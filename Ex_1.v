==> flow/design.v <==
`timescale 1ns / 1ps
module Ex_1(
	input clk,
	input rst_n,
	input flick,
	output [15:0]lamp
);
parameter INIT=0;
parameter UP_0_15=1;
parameter DOWN_15_5=2;
parameter UP_5_10=3;
parameter DOWN_10_0=4;
parameter UP_0_5=5;
parameter DOWN_5_0=6;
reg [2:0]state;
reg [2:0]next_state;
reg [15:0]lamp_temp=16'd0;
assign lamp[15:0]=lamp_temp[15:0];
always@(posedge clk or negedge rst_n) begin
	if(!rst_n)
		state<=3'd0;
	else
		state<=next_state;
end
always@(state or flick or lamp) begin
	case(state)
	INIT: begin
		if(!flick) begin
			next_state=INIT;
		end
		else begin 
			next_state=UP_0_15;
		end
	end
	UP_0_15: begin
		if(lamp[15]!=1'b1) begin
			next_state=UP_0_15;
		end
		else begin
			next_state=DOWN_15_5;
		end
	end
	DOWN_15_5: begin
		if(flick==1'b1 && lamp[5]==1'b0 && lamp[4]==1'b1) begin
			next_state=UP_0_15;
		end
		else begin
			if(lamp[5]==1'b0 && lamp[4]==1'b1) begin
				next_state=UP_5_10;
			end
			else begin
				next_state=DOWN_15_5;
			end
		end
	end
	UP_5_10: begin
		if(lamp[10]!=1'b1) begin
			next_state=UP_5_10;
		end
		else begin
			next_state=DOWN_10_0;
		end
	end
	DOWN_10_0: begin
		if(flick==1'b1 && ((lamp[5]==1'b0 & lamp[4]==1'b1 ) ||lamp[0]==1'b0)) begin
			next_state=UP_5_10;
		end
		else begin
			if(lamp[0]!=1'b0) begin
				next_state=DOWN_10_0;
			end
			else begin
				next_state=UP_0_5;
			end
		end
	end
	UP_0_5: begin
		if(lamp[5]!=1'b1) begin
			next_state=UP_0_5;
		end
		else begin
			next_state=DOWN_5_0;
		end
	end
	DOWN_5_0: begin
		if(lamp[0]!=1'b0) begin
			next_state=DOWN_5_0;
		end
		else begin
			next_state=INIT;
		end
	end
	default: begin next_state=INIT; end
	endcase
end
always@(posedge clk or negedge rst_n) begin
	if(!rst_n)
		lamp_temp<=16'd0;
	else begin
		case(state)
		INIT: begin
			if(flick)
				lamp_temp<=16'h0001;
			else
				lamp_temp<=16'h0000;
		end
		UP_0_15: begin
			if(lamp[15])
				lamp_temp<=lamp_temp>>1;
			else begin
				lamp_temp<=(lamp_temp<<1)| 16'h0001;
			end
		end
		DOWN_15_5: begin
			if(lamp[5]==0) begin
				lamp_temp<=(lamp_temp<<1)| 16'h0001;
			end
			else begin
				lamp_temp<=lamp_temp>>1;
			end
		end
		UP_5_10: begin
			if(lamp[10])
				lamp_temp<=lamp_temp>>1;
			else begin
				lamp_temp<=(lamp_temp<<1)| 16'h0001;
			end
		end
		DOWN_10_0: begin
			if(lamp[5]==0 && lamp[4]==1) begin
				if(flick) begin
					lamp_temp<=(lamp_temp<<1)| 16'h0001;
				end
				else begin
					lamp_temp<=lamp_temp>>1;
				end
			end
			else begin
				if(lamp[0]==1)
					lamp_temp<=lamp_temp>>1;
				else begin
					lamp_temp<=(lamp_temp<<1)| 16'h0001;
				end
			end
		end
		UP_0_5: begin
			if(lamp[5])
				lamp_temp<=lamp_temp>>1;
			else begin
				lamp_temp<=(lamp_temp<<1)| 16'h0001;
			end
		end
		DOWN_5_0: begin
			lamp_temp<=lamp_temp>>1;
		end
		default: lamp_temp<=16'h0000;
		endcase
	end
end
endmodule
== Tool chain data of Ex_1 ==
The steps from the RTL of Ex_1 to its reports follow in flow order.
Line numbers count from 1 in the design file above.
Operators: Yosys type, input widths -> output width; for muxes data width and select width s.
Library cell names are shortened.
The mark -- stands for no value.

* Design top: Ex_1
* Clock: clk
* Standard-cell library: sky130hd
* Library corner: tt_025C_1v80

== Word level ==
Counts by Yosys on the flattened word-level netlist (proc, flatten, opt, wreduce; memories kept). Register bits leave out memories and registers merged into their read ports (data or address); mux counts leave out enables and synchronous resets folded into registers. Print and check cells are left out.

* Equal/unequal tests: 6
* Multiplexer cells: 18
* Bitwise gates (word level): 3
* Reduce/logical cells: 7

{| class="wikitable"
|+ Operators by type and width
! kind !! number
|-
| $pmux 16 s6 || 1
|-
| $mux 16 || 6
|-
| $pmux 3 s7 || 1
|-
| $eq 3x3->1 const B || 3
|-
| $mux 3 || 3
|-
| $eq 3x2->1 const B || 2
|-
| $mux 2 || 3
|-
| $logic_and 1x1->1 || 4
|-
| $mux 1 || 4
|-
| $eq 3x1->1 const B || 1
|-
| $logic_not 3->1 || 1
|-
| $not 1->1 || 2
|-
| $reduce_or 2->1 || 1
|-
| $and 1x1->1 || 1
|-
| $logic_or 1x1->1 || 1
|}

* Register bits: 19
* Bits of input ports: 3
* Output and inout bits: 16
* Elaborated cells: 36

== Depth ==
Longest topological path by Yosys (ltp), each cell counted once; first at word level (registers and memories cut), then after technology mapping (sequential cells cut; the memories' decode and read muxes count).

* Depth after elaboration: 6
* ABC_AREA: 0
* Depth in mapped cells: 5
* Gate-level depth less buffers: 4

== After synthesis ==
The flow's flattened synthesis, as Yosys stat reports it; memories are mapped. The netlist is that of the ABC_AREA named above (0 if unset); the other value can give another one.
Totals and module areas in this step are rounded.

* Standard cells after synthesis: 106
* Chip area (Yosys): 1170 µm²
* Sequential area: 577 µm²
* Flip-flop cells: 23
* Buffer cells: 4

{| class="wikitable"
|+ Cell types
! type !! number !! area in all (µm²)
|-
| dfrtp_1 || 22 || 550.528
|-
| a22o_1 || 10 || 87.584
|-
| nand2b_1 || 6 || 37.536
|-
| a221o_1 || 3 || 30.029
|-
| a32o_1 || 3 || 30.029
|-
| inv_1 || 8 || 30.029
|-
| dfstp_2 || 1 || 26.275
|-
| a21oi_1 || 5 || 25.024
|-
| o211ai_2 || 2 || 25.024
|-
| o21ai_1 || 5 || 25.024
|-
| nand2_1 || 6 || 22.522
|-
| a222oi_1 || 2 || 20.019
|-
| o21ai_4 || 1 || 16.266
|-
| a21o_4 || 1 || 15.014
|-
| nand3_1 || 3 || 15.014
|-
| o21a_1 || 2 || 15.014
|-
| nand2b_4 || 1 || 13.763
|-
| buf_6 || 1 || 11.261
|}

Other cell types: 22; their cells: 24.

== Path before layout ==
OpenSTA on the mapped netlist: ideal clock, no wires. The path of least setup slack (recovery checks aside). Input and output delay are each 20% of the period. Register names are those of the netlist, which keeps one name where synthesis merged equal registers.

* Path type: register -> register
* Start: register lamp_temp[4]
* End: register lamp_temp[9]
* Period: 1.99 ns
* Library setup time: 0.121 ns
* Time at the first pin: 0.000 ns
* Data arrival time: 1.271 ns
* Required time: 1.869 ns
* Setup slack: 0.598 ns
* Delay of the path: 1.392 ns
* Stages: 6
* Path buffers: 1
* Synthesis period reached: 1.392 ns

"delay of the path" is the arrival time less input delay plus setup time.
"stages" counts driving pins, that of a launching flip-flop among them; a cell with two outputs on the path counts twice.
"synthesis period reached" is the clock period less the worst setup slack; recovery checks do not enter. This is arithmetic on one report: input and output delays are still those of the set period (20% each).
Between the ends stands the longest chain of elaborated cells between them, by number of cells; it is not shown to be the way that was timed. Of several equally long chains one is given.
A line is the first line of the expression or statement that the cell stems from. Yosys adds cells for indexed reads and writes and turns some case tables into memories.
At most two assigning lines are given for a register; there are more.

* Path through: dfrtp_1 -> buf_6 -> and2b_4 -> o21ai_4 -> a211o_1 -> a22o_1
* Cells in the longest elaborated chain: 3
* Elaborated cells on any way between the ends: 3
* Classes of those cells: mux: 2; reduce/logical: 1

{| class="wikitable"
|+ Ends and longest elaborated chain, after synthesis
! element !! line !! text
|-
| start, declared || 17 || <nowiki>reg [15:0]lamp_temp=16'd0;</nowiki>
|-
| start, assigned || 109 || <nowiki>lamp_temp<=lamp_temp>>1;</nowiki>
|-
| start, assigned || 111 || <nowiki>lamp_temp<=(lamp_temp<<1)| 16'h0001;</nowiki>
|-
| $logic_and 1x1->1 || 130 || <nowiki>if(lamp[5]==0 && lamp[4]==1) begin</nowiki>
|-
| $mux 16 || 130 ||
|-
| $pmux 16 s6 || 100 || <nowiki>case(state)</nowiki>
|-
| end, assigned || 109 ||
|-
| end, assigned || 111 ||
|-
| end, declared || 17 ||
|}

== Path in the finished layout ==
Path of least setup slack in the final report of job 2 (OpenROAD, finished layout, wires in). Where an end is a register, its clock arrival counts in the times.

* Path type: register -> output
* Start: register lamp_temp[5]
* End: output port lamp[5]
* Period: 2.24 ns
* Output delay: 0.45 ns
* Time at the first pin: 0.31 ns
* Data arrival time: 1.21 ns
* Required time: 1.79 ns
* Setup slack: 0.58 ns
* Stages: 2
* Path buffers: 1

At most two assigning lines are given for a register; there are more.

* Path through: dfrtp_2 -> clkdlybuf4s50_1
* Cells in the longest elaborated chain: 0
* Elaborated cells on any way between the ends: 0
* Source lines of those cells: 0

{| class="wikitable"
|+ Ends and longest elaborated chain, post-layout
! element !! line !! text
|-
| start, declared || 17 || <nowiki>reg [15:0]lamp_temp=16'd0;</nowiki>
|-
| start, assigned || 109 || <nowiki>lamp_temp<=lamp_temp>>1;</nowiki>
|-
| start, assigned || 111 || <nowiki>lamp_temp<=(lamp_temp<<1)| 16'h0001;</nowiki>
|-
| end, declared || 6 || <nowiki>output [15:0]lamp</nowiki>
|}

Data sheet: physical implementation of Ex_1

Module Ex_1, platform sky130hd: 2 stored runs of the flow (Yosys, OpenROAD) with differing settings, in no particular order. Input and output delays are each 20% of the period that was set; the output load is 0.01 pF.
"critical setup path time" means the part of the period allowed to the worst setup path (the constraints hold back 20% at inputs and 20% at outputs) less its slack; where the path has registers, the arrival times of their clocks count too.
Measured values are rounded.

=== Job 1 ===
{| class="wikitable"
! Setting !! Value
|-
| period_ns || 2.82
|-
| CORE_UTILIZATION || 65
|-
| PLACE_DENSITY_LB_ADDON || 0.21
|-
| CORE_MARGIN || 9
|-
| CELL_PAD_IN_SITES_GLOBAL_PLACEMENT || 3
|-
| ABC_AREA || 1
|-
| GPL_TIMING_DRIVEN || 0
|-
| CTS_CLUSTER_SIZE || 87
|-
| CTS_CLUSTER_DIAMETER || 376
|-
| CAP_MARGIN || 20
|-
| SLEW_MARGIN || 20
|-
| MIN_ROUTING_LAYER || met1
|}
Stopped before the end: placement reported FLW-0024.

=== Job 2 ===
{| class="wikitable"
! Setting !! Value
|-
| period_ns || 2.24
|-
| CORE_UTILIZATION || 41
|-
| SETUP_SLACK_MARGIN || 0.62
|-
| PLACE_DENSITY_LB_ADDON || 0.2
|-
| CELL_PAD_IN_SITES_GLOBAL_PLACEMENT || 3
|-
| CELL_PAD_IN_SITES_DETAIL_PLACEMENT || 0
|-
| TNS_END_PERCENT || 55
|-
| ABC_AREA || 0
|-
| GPL_TIMING_DRIVEN || 1
|-
| CAP_MARGIN || 20
|-
| CORE_MARGIN || 2
|-
| SLEW_MARGIN || 20
|-
! Result !! Value
|-
| Die outline area || 3300 µm²
|-
| Synthesis area || 1170 µm²
|-
| Setup total negative slack || 0.000 ns
|-
| Final utilization || 56.6%
|-
| Smallest setup slack || 0.582 ns
|-
| Critical setup path time || 1.21 ns
|-
| Type of the worst setup path || register -> output
|}
